==> flow/design.v <==
module baud_rate_generator(clk,reset,bd_rate,clk_out);
	input clk,reset;
	input [1:0] bd_rate;
	output wire clk_out;
	parameter clk_in = 15360000;  
	localparam bd1 = clk_in/(16*1200),
				  bd2 = clk_in/(16*2400),
				  bd3 = clk_in/(16*4800),
				  bd4 = clk_in/(16*9600);
	reg[11:0] r_reg;
	wire[11:0] r_next;
	integer sel;
	always @(posedge clk or posedge reset)
	begin
		if(reset)
			r_reg <= 0;
		else
			r_reg <= r_next;
	end
	always @(bd_rate)
	begin
		case(bd_rate)
			2'b00 : sel = bd1;
			2'b01 : sel = bd2;
			2'b10 : sel = bd3;
			2'b11 : sel = bd4;
			default : sel = bd1;
		endcase
	end
	assign r_next = (r_reg == sel) ? 0 : r_reg + 1;
	assign clk_out = (r_reg == sel) ? 1 : 0;
endmodule
## From RTL to reports: baud_rate_generator

The steps from the RTL of baud_rate_generator to its reports follow in flow order.
Lines are those of the file above, counted from 1.
Operators carry their Yosys type and port widths (W data, S select, Z words).
Cell names lack the library's common part.
A cell with - has no value.

- Top module: baud_rate_generator
- Clock input: clk
- Standard-cell library: sky130hd
- Timing corner: tt_025C_1v80

## Word-level counts

Counts by Yosys on the flattened word-level netlist (proc, flatten, opt, wreduce; memories kept). Register bits leave out memories and registers merged into their read ports (data or address); mux counts leave out enables and synchronous resets folded into registers. Print and check cells are left out. Cells with the same type and inputs are merged into one.

- Register bits after elaboration: 12
- Latch bits: 0
- Memory bits (writable): 0
- ROM bits: 0
- Clocked read ports x word width: 0
- Memories kept: 0
- Bits of input ports: 4
- Output and inout port bits: 1
- Cells after elaboration: 10

- $add $sub $neg: 1
- Multipliers: 0
- Div/mod/pow operators: 0
- Magnitude comparators: 0
- Equal/unequal tests: 4
- Shift operators: 0
- Mux-type cells: 3
- Bitwise gates (word level): 0
- Reduce/logical cells: 1

Operator list:

| cell | number |
|---|---|
| $pmux W32 S4 | 1 |
| $eq A12 B32 Y1 | 1 |
| $add A12 B1 Y12 const B | 1 |
| $mux W12 | 1 |
| $eq A2 B2 Y1 const B | 2 |
| $eq A2 B1 Y1 const B | 1 |
| $logic_not A2 Y1 | 1 |
| $mux W1 | 1 |

## Longest topological paths

Longest topological path by Yosys (ltp), each cell counted once; first at word level (registers and memories cut), then after technology mapping (sequential cells cut; the memories' decode and read muxes count).

- Depth in word-level cells: 4
- ABC_AREA: 0
- Gate-level depth with buffers: 7
- Depth with buffers taken out: 6

## Synthesis result

Yosys stat after the flow's synthesis: flattened, memories mapped to cells. It holds for the ABC_AREA given above (unset counts as 0); a run with the other value may have another netlist.
Totals and module areas in this step are rounded.

- Mapped cells: 76
- Mapped area: 0.00071 mm^2
- Sequential part of the area: 0.0003 mm^2
- Mapped flip-flops: 12
- Buffer cells: 2

Cells by type:

| cell type | number | area in all (um^2) |
|---|---|---|
| dfrtp_1 | 12 | 300.288 |
| xnor2_1 | 11 | 96.342 |
| ha_1 | 6 | 75.072 |
| nor2_1 | 13 | 48.797 |
| inv_1 | 8 | 30.029 |
| xor2_1 | 3 | 26.275 |
| nand3_1 | 5 | 25.024 |
| nor3_1 | 3 | 15.014 |
| nand4_1 | 2 | 12.512 |
| nor2b_1 | 2 | 12.512 |
| nor4_2 | 1 | 12.512 |
| nand2_1 | 3 | 11.261 |
| a21oi_1 | 2 | 10.01 |
| and3b_1 | 1 | 8.758 |
| buf_4 | 1 | 7.507 |
| nor3b_1 | 1 | 7.507 |
| nor4_1 | 1 | 6.256 |
| clkbuf_2 | 1 | 5.005 |

## Worst setup path after synthesis

OpenSTA on the mapped netlist: ideal clock, no wires. The path of least setup slack (recovery checks aside). Input and output delay are each 20% of the period. Register names are those of the netlist, which keeps one name where synthesis merged equal registers.

- Kind: input port to output port
- Start point: input bd_rate[0]
- End point: output clk_out
- Clock period: 3680 ps
- External input delay: 736 ps
- Output delay: 736 ps
- Launch time at the first pin: 736 ps
- Arrival time: 1767 ps
- Required time: 2944 ps
- Setup slack: 1177 ps
- Delay of the path: 1031 ps
- Stages: 6
- Path buffers: 1
- Synthesis period reached: 2503 ps

"delay of the path" = arrival - input delay + setup time.
A path that ends at an output port has no setup time.
"stages" counts driving pins, that of a launching flip-flop among them; a cell with two outputs on the path counts twice.
"synthesis period reached" is the clock period less the worst setup slack; recovery checks do not enter. This is arithmetic on one report: input and output delays are still those of the set period (20% each).
The rows between start and end are the longest chain of elaborated cells between them; the timing report does not say that the signal goes this way. Where chains are equally long, one stands for them.
A line is the first line of the expression or statement that the cell stems from. Yosys adds cells for indexed reads and writes and turns some case tables into memories.

- Path through: inv_1 -> ha_1 -> nor3b_1 -> a21oi_1 -> nor4_2 -> buf_4
- Length of the longest elaborated chain: 4
- Elaborated cells on any way between the ends: 7
- Those cells by class: 4 x eq/ne; 2 x mux; 1 x reduce/logical

RTL lines, path post-synthesis:

| what | RTL line | source |
|---|---|---|
| start: declaration | 3 | `input [1:0] bd_rate;` |
| $eq A2 B2 Y1 | 22 | `case(bd_rate)` |
| $pmux W32 S4 | 22 |  |
| $eq A12 B32 Y1 | 31 | `assign clk_out = (r_reg == sel) ? 1 : 0;` |
| $mux W1 | 31 |  |
| end: declaration | 4 | `output wire clk_out;` |

## Worst path after layout

From the final timing report of flow run 1: the path of least setup slack in the routed layout; clock arrival at registers is part of the times.
The report prints the path's times to 10 ps; the period is as set.

- Kind: input port to output port
- Start point: input bd_rate[1]
- End point: output clk_out
- Clock period: 3150 ps
- External input delay: 630 ps
- Output delay: 630 ps
- Launch time at the first pin: 630 ps
- Arrival time: 1710 ps
- Required time: 2520 ps
- Setup slack: 810 ps
- Stages: 7
- Path buffers: 2

The rows between start and end are the longest chain of elaborated cells between them; the timing report does not say that the signal goes this way. Where chains are equally long, one stands for them.

- Path through: buf_6 -> inv_2 -> ha_4 -> nor3b_2 -> a21oi_2 -> nor4_4 -> buf_2
- Length of the longest elaborated chain: 4
- Elaborated cells on any way between the ends: 7
- Those cells by class: 4 x eq/ne; 2 x mux; 1 x reduce/logical

RTL lines, path after layout:

| what | RTL line | source |
|---|---|---|
| start: declaration | 3 | `input [1:0] bd_rate;` |
| $eq A2 B2 Y1 | 22 | `case(bd_rate)` |
| $pmux W32 S4 | 22 |  |
| $eq A12 B32 Y1 | 31 | `assign clk_out = (r_reg == sel) ? 1 : 0;` |
| $mux W1 | 31 |  |
| end: declaration | 4 | `output wire clk_out;` |

Data sheet: physical implementation of baud_rate_generator

Design baud_rate_generator on sky130hd. What follows are 2 stored runs of the flow, each under its own settings; their order means nothing. The constraints put input and output delay at 20% of the set period each and load the outputs with 0.01 pF.
"clock period achieved" is the run's clock period less its worst setup slack. It is reckoned from that one timing run; input and output delays stay at 20% of the period that was set.
"allowed time less slack (worst setup path)": the worst setup path's part of the clock period (all of it between registers, 20% less for each end at a port) less its slack. A launch clock that arrives late makes it longer, a capture clock that arrives late makes it shorter.
"power" is the tool's figure for a default switching activity; nothing was simulated.
"allowed time less slack (worst setup path)" is known to 10 ps.
Values from the reports are rounded here.

### Flow run 1

Settings: `period_ns=3.15`, `CORE_UTILIZATION=60`, `SETUP_SLACK_MARGIN=0.87`, `PLACE_DENSITY_LB_ADDON=0.03`, `CELL_PAD_IN_SITES_GLOBAL_PLACEMENT=1`, `CELL_PAD_IN_SITES_DETAIL_PLACEMENT=0`, `CAP_MARGIN=40`, `MAX_ROUTING_LAYER=met4`, `CORE_MARGIN=2`, `SLEW_MARGIN=20`

- Chip area in the Yosys report: 0.00071 mm^2
- Area inside the die boundary: 0.0015 mm^2
- Std-cell area (final layout): 0.00089 mm^2
- Worst setup slack after layout: 810 ps
- Worst hold slack in the final report: 490 ps
- Power: 0.00031 W
- Clock period achieved: 2341 ps
- Allowed time less slack (worst setup path): 1080 ps
- Critical path kind: input port to output port

### Flow run 2

Settings: `period_ns=2.78`, `CORE_UTILIZATION=72`, `SETUP_SLACK_MARGIN=0.05`, `CELL_PAD_IN_SITES_GLOBAL_PLACEMENT=0`, `TNS_END_PERCENT=100`, `GPL_ROUTABILITY_DRIVEN=1`, `CTS_CLUSTER_DIAMETER=396`, `MAX_ROUTING_LAYER=met4`, `CAP_MARGIN=20`, `CORE_MARGIN=2`, `SLEW_MARGIN=20`

- Chip area in the Yosys report: 0.00071 mm^2
- Area inside the die boundary: 0.0013 mm^2
- Std-cell area (final layout): 0.00083 mm^2
- Worst setup slack after layout: 330 ps
- Worst hold slack in the final report: 490 ps
- Power: 0.00032 W
- Clock period achieved: 2446 ps
- Allowed time less slack (worst setup path): 1330 ps
- Critical path kind: input port to output port
